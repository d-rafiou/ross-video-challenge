==> flow/design.v <==
module video_uut (
    input  wire         clk_i,             
    input  wire         cen_i,             
    input  wire         vid_sel_i,         
    input  wire [19:0]  vdat_bars_i,       
    input  wire [19:0]  vdat_colour_i,     
    input  wire [3:0]   fvht_i,            
    output wire [3:0]   fvht_o,            
    output wire [19:0]  video_o            
);
parameter integer box_x_start = 100;      
parameter integer box_y_start = 50;       
parameter integer box_width   = 50;       
parameter integer box_height  = 30;       
parameter framemax = 2475002475;
reg [31:0] framecount;
parameter eyelid_size = 20;
parameter integer square_size = 20;       
reg [9:0] square_x_pos;                   
reg [9:0] square_y_pos;                   
parameter shape_x_pos = 500;
parameter shape_y_pos = 500;
parameter shape_size = 200;
reg [9:0] h_counter;                      
reg [9:0] v_counter;                      
reg [9:0] h_counter2;                      
reg [9:0] v_counter2;                      
reg [19:0] vid_d1;                        
reg [3:0] fvht_d1;                        
wire H_IN = fvht_i[1];
wire V_IN = fvht_i[2];
reg H_DLY;
reg V_DLY;
wire H_POS = H_IN & ~H_DLY;
wire H_NEG = ~H_IN & H_DLY;
wire V_POS = V_IN & ~V_DLY;
wire V_NEG = ~V_IN & V_DLY;
reg no_box = 1;
reg [15:0] slow_counter;                  
wire slow_enable;                         
parameter [9:0] Y_VALUE = 10'h040;
parameter [9:0] CB_VALUE = 10'h200;
parameter [9:0] CR_VALUE = 10'h200;
parameter [9:0] Y_RED = 10'h040;      
parameter [9:0] CB_RED = 10'h350;
parameter [9:0] CR_RED = 10'h1b3;
parameter [9:0] Y_BEIGE = 10'h0f2;      
parameter [9:0] CB_BEIGE = 10'h073;
parameter [9:0] CR_BEIGE = 10'h082;
bit flip = 0;
assign slow_enable = (slow_counter == 16'hFFFF);   
reg [1:0] direction;                      
initial begin
    square_x_pos = 0;
    square_y_pos = 0;
    direction = 0;   
    slow_counter = 0;
	 framecount = 0 ;
end
always @(posedge clk_i) begin
    if (cen_i) begin
       if(framecount < framemax) begin
		 framecount <= framecount +1;
		 end
		 else begin
		 framecount = 0;
		 end
        slow_counter <= slow_counter + 1;
        if (slow_enable) begin
            case (direction)
                2'b00: square_x_pos <= square_x_pos + 1;  
                2'b01: square_y_pos <= square_y_pos + 1;  
                2'b10: square_x_pos <= square_x_pos - 1;  
                2'b11: square_y_pos <= square_y_pos - 1;  
            endcase
            if (square_x_pos >= (1024 - square_size)) begin
                square_x_pos <= 1024 - square_size;  
                direction <= 2'b01;  
            end
            if (square_y_pos >= (768 - square_size)) begin
                square_y_pos <= 768 - square_size;  
                direction <= 2'b10;  
            end
            if (square_x_pos < 0) begin
                square_x_pos <= 0;  
                direction <= 2'b11;  
            end
            if (square_y_pos < 0) begin
                square_y_pos <= 0;  
                direction <= 2'b00;  
            end
        end
    end
end
always @(posedge clk_i) begin
    if (cen_i) begin
        fvht_d1 <= fvht_i;
			H_DLY <= H_IN;
			V_DLY <= V_IN;
			h_counter2 <= (H_NEG) ? 0 : h_counter2 + 1;
			v_counter2 <= (H_POS & V_POS) ? 1 : (H_POS) ? v_counter2 + 1 : v_counter2;
			if ((h_counter2 >= shape_x_pos) && (h_counter2 < (shape_x_pos + shape_size)) &&
				 (v_counter2 >= shape_y_pos) && (v_counter2 < (shape_y_pos + shape_size))) begin
                 if(v_counter2 >= shape_y_pos && v_counter2 < shape_y_pos + eyelid_size)begin
							vid_d1 <= (flip) ? {Y_VALUE, CB_VALUE} : {Y_VALUE, CB_VALUE};
						end
						else begin
							vid_d1 <= (flip) ? {Y_RED, CR_RED} : {Y_RED, CB_RED};
						end
					flip <= ~flip;
			end else begin 
					if (slow_enable) begin
					if ((h_counter >= square_x_pos) && (h_counter < (square_x_pos + square_size)) &&
						 (v_counter >= square_y_pos) && (v_counter < (square_y_pos + square_size))) begin
						 if (no_box) begin
							vid_d1 <= {Y_VALUE,CB_VALUE};
						 end
					end
					else if ((h_counter >= box_x_start) && (h_counter < (box_x_start + box_width)) &&
								(v_counter >= box_y_start) && (v_counter < (box_y_start + box_height))) begin
						 if (no_box) begin
							vid_d1 <= {Y_VALUE,CB_VALUE};
						 end
					end else begin
						 if (no_box) begin
							vid_d1 <= (vid_sel_i) ? vdat_colour_i : vdat_bars_i;
						 end
					end
					if (h_counter == 1023) begin     
						 h_counter <= 0;
						 if (v_counter == 767)        
							  v_counter <= 0;
						 else
							  v_counter <= v_counter + 1;
					end else begin
						 h_counter <= h_counter + 1;
					end
			  end
			end    
    end
end
assign fvht_o  = fvht_d1;                 
assign video_o = vid_d1;                  
endmodule
# --- Reports on video_uut ---
# Tool output for the design above, in the order of the flow.
# Lines are those of the file above, counted from 1.
# Operators: Yosys type, input widths -> output width; for muxes data width and select width s.
# Library cell names are shortened.
setup:
  top_module: "video_uut"
  clock_port: "clk_i"
  lib: "sky130hd"
  corner: "tt_025C_1v80"

# --- Elaborated design ---
# Yosys after proc, flatten, opt, wreduce and memory -nomap, before mapping. Memory bits, and registers merged into a memory's read port (data or address), are not among the register bits. Print and check cells are not counted. Equal cells are merged and count once.
word_totals:
  ff_bits: 105
  wordCells: 97
op_classes:
  add_sub_neg: 11
  compare: 17
  n_eq: 6
  n_mux: 15
  logic: 9
  reduce_logical: 24
ops:
  columns: ["op", "count"]
  rows:
  - ["$mux 20", 5]
  - ["$add 10x1->10 const B", 6]
  - ["$mux 10", 5]
  - ["$pmux 10 s2", 2]
  - ["$lt 10x10->1 const B", 3]
  - ["$lt 10x11->1", 2]
  - ["$add 10x5->11 const B", 2]
  - ["$sub 10x1->10 const B", 2]
  - ["$lt 10x1->1 const B", 2]
  - ["$ge 10x10->1", 2]
  - ["$ge 10x10->1 const B", 2]
  - ["$eq 10x10->1 const B", 2]
  - ["$ge 10x9->1 const B", 2]
  - ["$add 16x1->16 const B", 1]
  - ["$eq 16x16->1 const B", 1]
  - ["$reduce_and 3->1", 4]
  - ["$reduce_bool 4->1", 3]
  - ["$logic_and 1x1->1", 10]
  - ["$ge 10x6->1 const B", 1]
  - ["$ge 10x7->1 const B", 1]
  - ["$lt 10x7->1 const B", 1]
  - ["$lt 10x8->1 const B", 1]
  - ["$mux 2", 3]
  - ["$not 1->1", 5]
  - ["$and 1x1->1", 4]
  - ["$eq 2x2->1 const B", 2]
  - ["$reduce_and 2->1", 2]
  - ["$reduce_or 2->1", 2]
# Not listed: further kinds 4, cells in them 4.

# --- Logic depth ---
# Longest topological path by Yosys (ltp), each cell counted once; first at word level (registers and memories cut), then after technology mapping (sequential cells cut; the memories' decode and read muxes count).
logic_depth:
  ltp_word: 8
  ABC_AREA: 1
  ltp_mapped: 19

# --- After synthesis ---
# Yosys stat after the flow's synthesis: flattened, memories mapped to cells. It holds for the ABC_AREA given above (unset counts as 0); a run with the other value may have another netlist.
mapped:
  stdcells: 805
  area_um2: 7064.3
  seq_area_um2: 3093.0
  flip_flops: 103
  buffers: 7
types:
  columns: ["type", "count"]
  rows:
  - ["edfxtp_1", 103]
  - ["ha_1", 63]
  - ["nand2_1", 168]
  - ["inv_1", 125]
  - ["xor2_1", 41]
  - ["a21oi_1", 55]
  - ["nor2_1", 71]
  - ["nand3_1", 48]
  - ["o21ai_0", 30]
  - ["mux2i_1", 12]
  - ["nor2_2", 13]
  - ["xnor2_1", 8]
  - ["nand4_1", 11]
  - ["nor3_1", 12]
  - ["fa_1", 2]
  - ["nand3_4", 2]
  - ["o21bai_1", 4]
  - ["a21o_1", 3]
# Other cell types: 20; their cells: 34.

# --- Timing after synthesis ---
# Path of least setup slack by OpenSTA after synthesis, without wires, with an ideal clock, recovery checks aside; 20% of the period is set as input and as output delay. Where synthesis merged equal registers, the netlist keeps one of their names.
synth_timing:
  path_kind: "reg-to-reg"
  from: "reg h_counter2[4]"
  to: "reg vid_d1[0]"
  clock_period_ns: 3.69
  setup_ns: 0.425
  launch_ns: 0.000
  t_arrival_ns: 2.481
  slack_ns: 0.784
  delay_ns: 2.906
  path_stages: 8
  period_less_setup_slack_ns: 2.906
# "delay_ns" = arrival - input delay + setup time.
# "path_stages" counts driving pins, that of a launching flip-flop among them; a cell with two outputs on the path counts twice.
# "period_less_setup_slack_ns" = period - worst setup slack (recovery checks aside). The figure is calculated, with input and output delays left at 20% of the set period.
# The rows between start and end are the longest chain of elaborated cells between them; the timing report does not say that the signal goes this way. Where chains are equally long, one stands for them.
# Each line given opens the expression or statement behind the cell; cells for indexed reads and writes are added by Yosys, which also makes memories of some case tables.
# A register here has more assigning lines than the two given.
# Only ways into the end's enable, where the timed path ends, are counted here.
synth_via:
  path_cell_list: "edfxtp_1 nand2_1 nor2_1 inv_1 nor2_1 o21ai_0 nand3_2 o21ai_0"
  elab_chain_cells: 6
  cone_cells: 7
  cone_classes: "compare (2); reduce/logical (5)"
synth_lines:
  columns: ["item", "line", "text"]
  rows:
  - ["start: declaration", 26, "reg [9:0] h_counter2;"]
  - ["start: assignment", 100, "h_counter2 <= (H_NEG) ? 0 : h_counter2 + 1;"]
  - ["$ge 10x9->1", 102, "if ((h_counter2 >= shape_x_pos) && (h_counter2 < (shape_x_pos + shape_size)) &&"]
  - ["$logic_and 1x1->1 (3 in a row)", 102, null]
  - ["$reduce_bool 2->1", null, null]
  - ["$reduce_and 2->1", null, null]
  - ["end: assignment", 105, "vid_d1 <= (flip) ? {Y_VALUE, CB_VALUE} : {Y_VALUE, CB_VALUE};"]
  - ["end: assignment", 108, "vid_d1 <= (flip) ? {Y_RED, CR_RED} : {Y_RED, CB_RED};"]
  - ["end: declaration", 28, "reg [19:0] vid_d1;"]

# --- Timing after layout ---
# From the final timing report of record 1: the path of least setup slack in the routed layout; clock arrival at registers is part of the times.
layout_timing:
  path_kind: "reg-to-reg"
  from: "reg square_x_pos[2]"
  to: "reg vid_d1[3]"
  clock_period_ns: 4.76
  setup_ns: 0.25
  launch_ns: 0.35
  t_arrival_ns: 3.00
  slack_ns: 1.86
  path_stages: 19
# The rows between start and end are the longest chain of elaborated cells between them; the timing report does not say that the signal goes this way. Where chains are equally long, one stands for them.
# A register here has more assigning lines than the two given.
layout_via:
  path_cell_list: "edfxtp_1 ha_1 nor2_2 nor2_4 nand3_1 xor2_1 ha_1 nand2_1 nand2_1 nand2_1 nand2_1 nand2_1 inv_1 nor2_1 nand2_1 nor2_2 nand3_4 nand3_4 nor2_1"
  elab_chain_cells: 8
  cone_cells: 9
  cone_classes: "add/sub (1); compare (2); mux (3); reduce/logical (3)"
layout_lines:
  columns: ["item", "line", "text"]
  rows:
  - ["start: declaration", 19, "reg [9:0] square_x_pos;"]
  - ["start: assignment", 71, "2'b00: square_x_pos <= square_x_pos + 1;"]
  - ["start: assignment", 73, "2'b10: square_x_pos <= square_x_pos - 1;"]
  - ["$add 10x5->11", 113, "if ((h_counter >= square_x_pos) && (h_counter < (square_x_pos + square_size)) &&"]
  - ["$lt 10x11->1", 113, null]
  - ["$logic_and 1x1->1 (3 in a row)", 113, null]
  - ["$mux 20", 113, null]
  - ["$mux 20", 112, "if (slow_enable) begin"]
  - ["$mux 20", 102, "if ((h_counter2 >= shape_x_pos) && (h_counter2 < (shape_x_pos + shape_size)) &&"]
  - ["end: assignment", 105, "vid_d1 <= (flip) ? {Y_VALUE, CB_VALUE} : {Y_VALUE, CB_VALUE};"]
  - ["end: assignment", 108, "vid_d1 <= (flip) ? {Y_RED, CR_RED} : {Y_RED, CB_RED};"]
  - ["end: declaration", 28, "reg [19:0] vid_d1;"]

# Record of 2 stored runs of the RTL-to-layout flow on video_uut, platform sky130hd. The runs are unordered. Constraints: input delay and output delay 20% of the set period each, output load 0.01 pF.
# By "achieved_period_ns" is meant the clock period of the run minus its worst setup slack. This is arithmetic on one report: input and output delays are still those of the set period (20% each).
# "worst_setup_path_time_ns": the worst setup path's part of the clock period (all of it between registers, 20% less for each end at a port) less its slack. A launch clock that arrives late makes it longer, a capture clock that arrives late makes it shorter.
# By "power.total_mw" is meant OpenSTA's value without simulated activity: inputs other than the clock are taken to toggle once in ten clock periods, and the tool carries that through the logic.
runs:
  - name: "record 1"
    settings:
      period_ns: 4.76
      CORE_UTILIZATION: 60
      SETUP_SLACK_MARGIN: -0.2
      PLACE_DENSITY_LB_ADDON: 0.24
      HOLD_SLACK_MARGIN: 0.23
      CORE_ASPECT_RATIO: 0.82
      CELL_PAD_IN_SITES_GLOBAL_PLACEMENT: 1
      CELL_PAD_IN_SITES_DETAIL_PLACEMENT: 0
      TNS_END_PERCENT: 95
      ABC_AREA: 1
      CAP_MARGIN: 20
      CORE_MARGIN: 2
      SLEW_MARGIN: 20
    results:
      power.total_mw: 1.896
      worst_setup_path_time_ns: 2.90
      worstPathKind: "reg-to-reg"
      final_setup_tns_ns: 0.000
      finish.utilization_pct: 72.2
      achieved_period_ns: 2.898
      timing.hold.ws_ns: 0.593
      total_die_area_um2: 12661.7
      timing.setup.ws_ns: 1.862
      yosys_chip_area_um2: 7064.3
      finalCellArea_um2: 8191.6
  - name: "record 2"
    settings:
      period_ns: 3.69
      CORE_UTILIZATION: 49
      SETUP_SLACK_MARGIN: 0.68
      PLACE_DENSITY_LB_ADDON: 0.07
      CORE_MARGIN: 7
      CELL_PAD_IN_SITES_GLOBAL_PLACEMENT: 2
      MIN_ROUTING_LAYER: "met2"
      MAX_ROUTING_LAYER: "met5"
      CAP_MARGIN: 20
      SLEW_MARGIN: 20
    results:
      timing.hold.ws_ns: 0.585
      finalCellArea_um2: 8269.2
      final_setup_tns_ns: 0.000
      power.total_mw: 2.521
      finish.utilization_pct: 62.2
      achieved_period_ns: 2.948
      yosys_chip_area_um2: 6718.9
      total_die_area_um2: 17187.2
      timing.setup.ws_ns: 0.742
      worst_setup_path_time_ns: 2.95
      worstPathKind: "reg-to-reg"
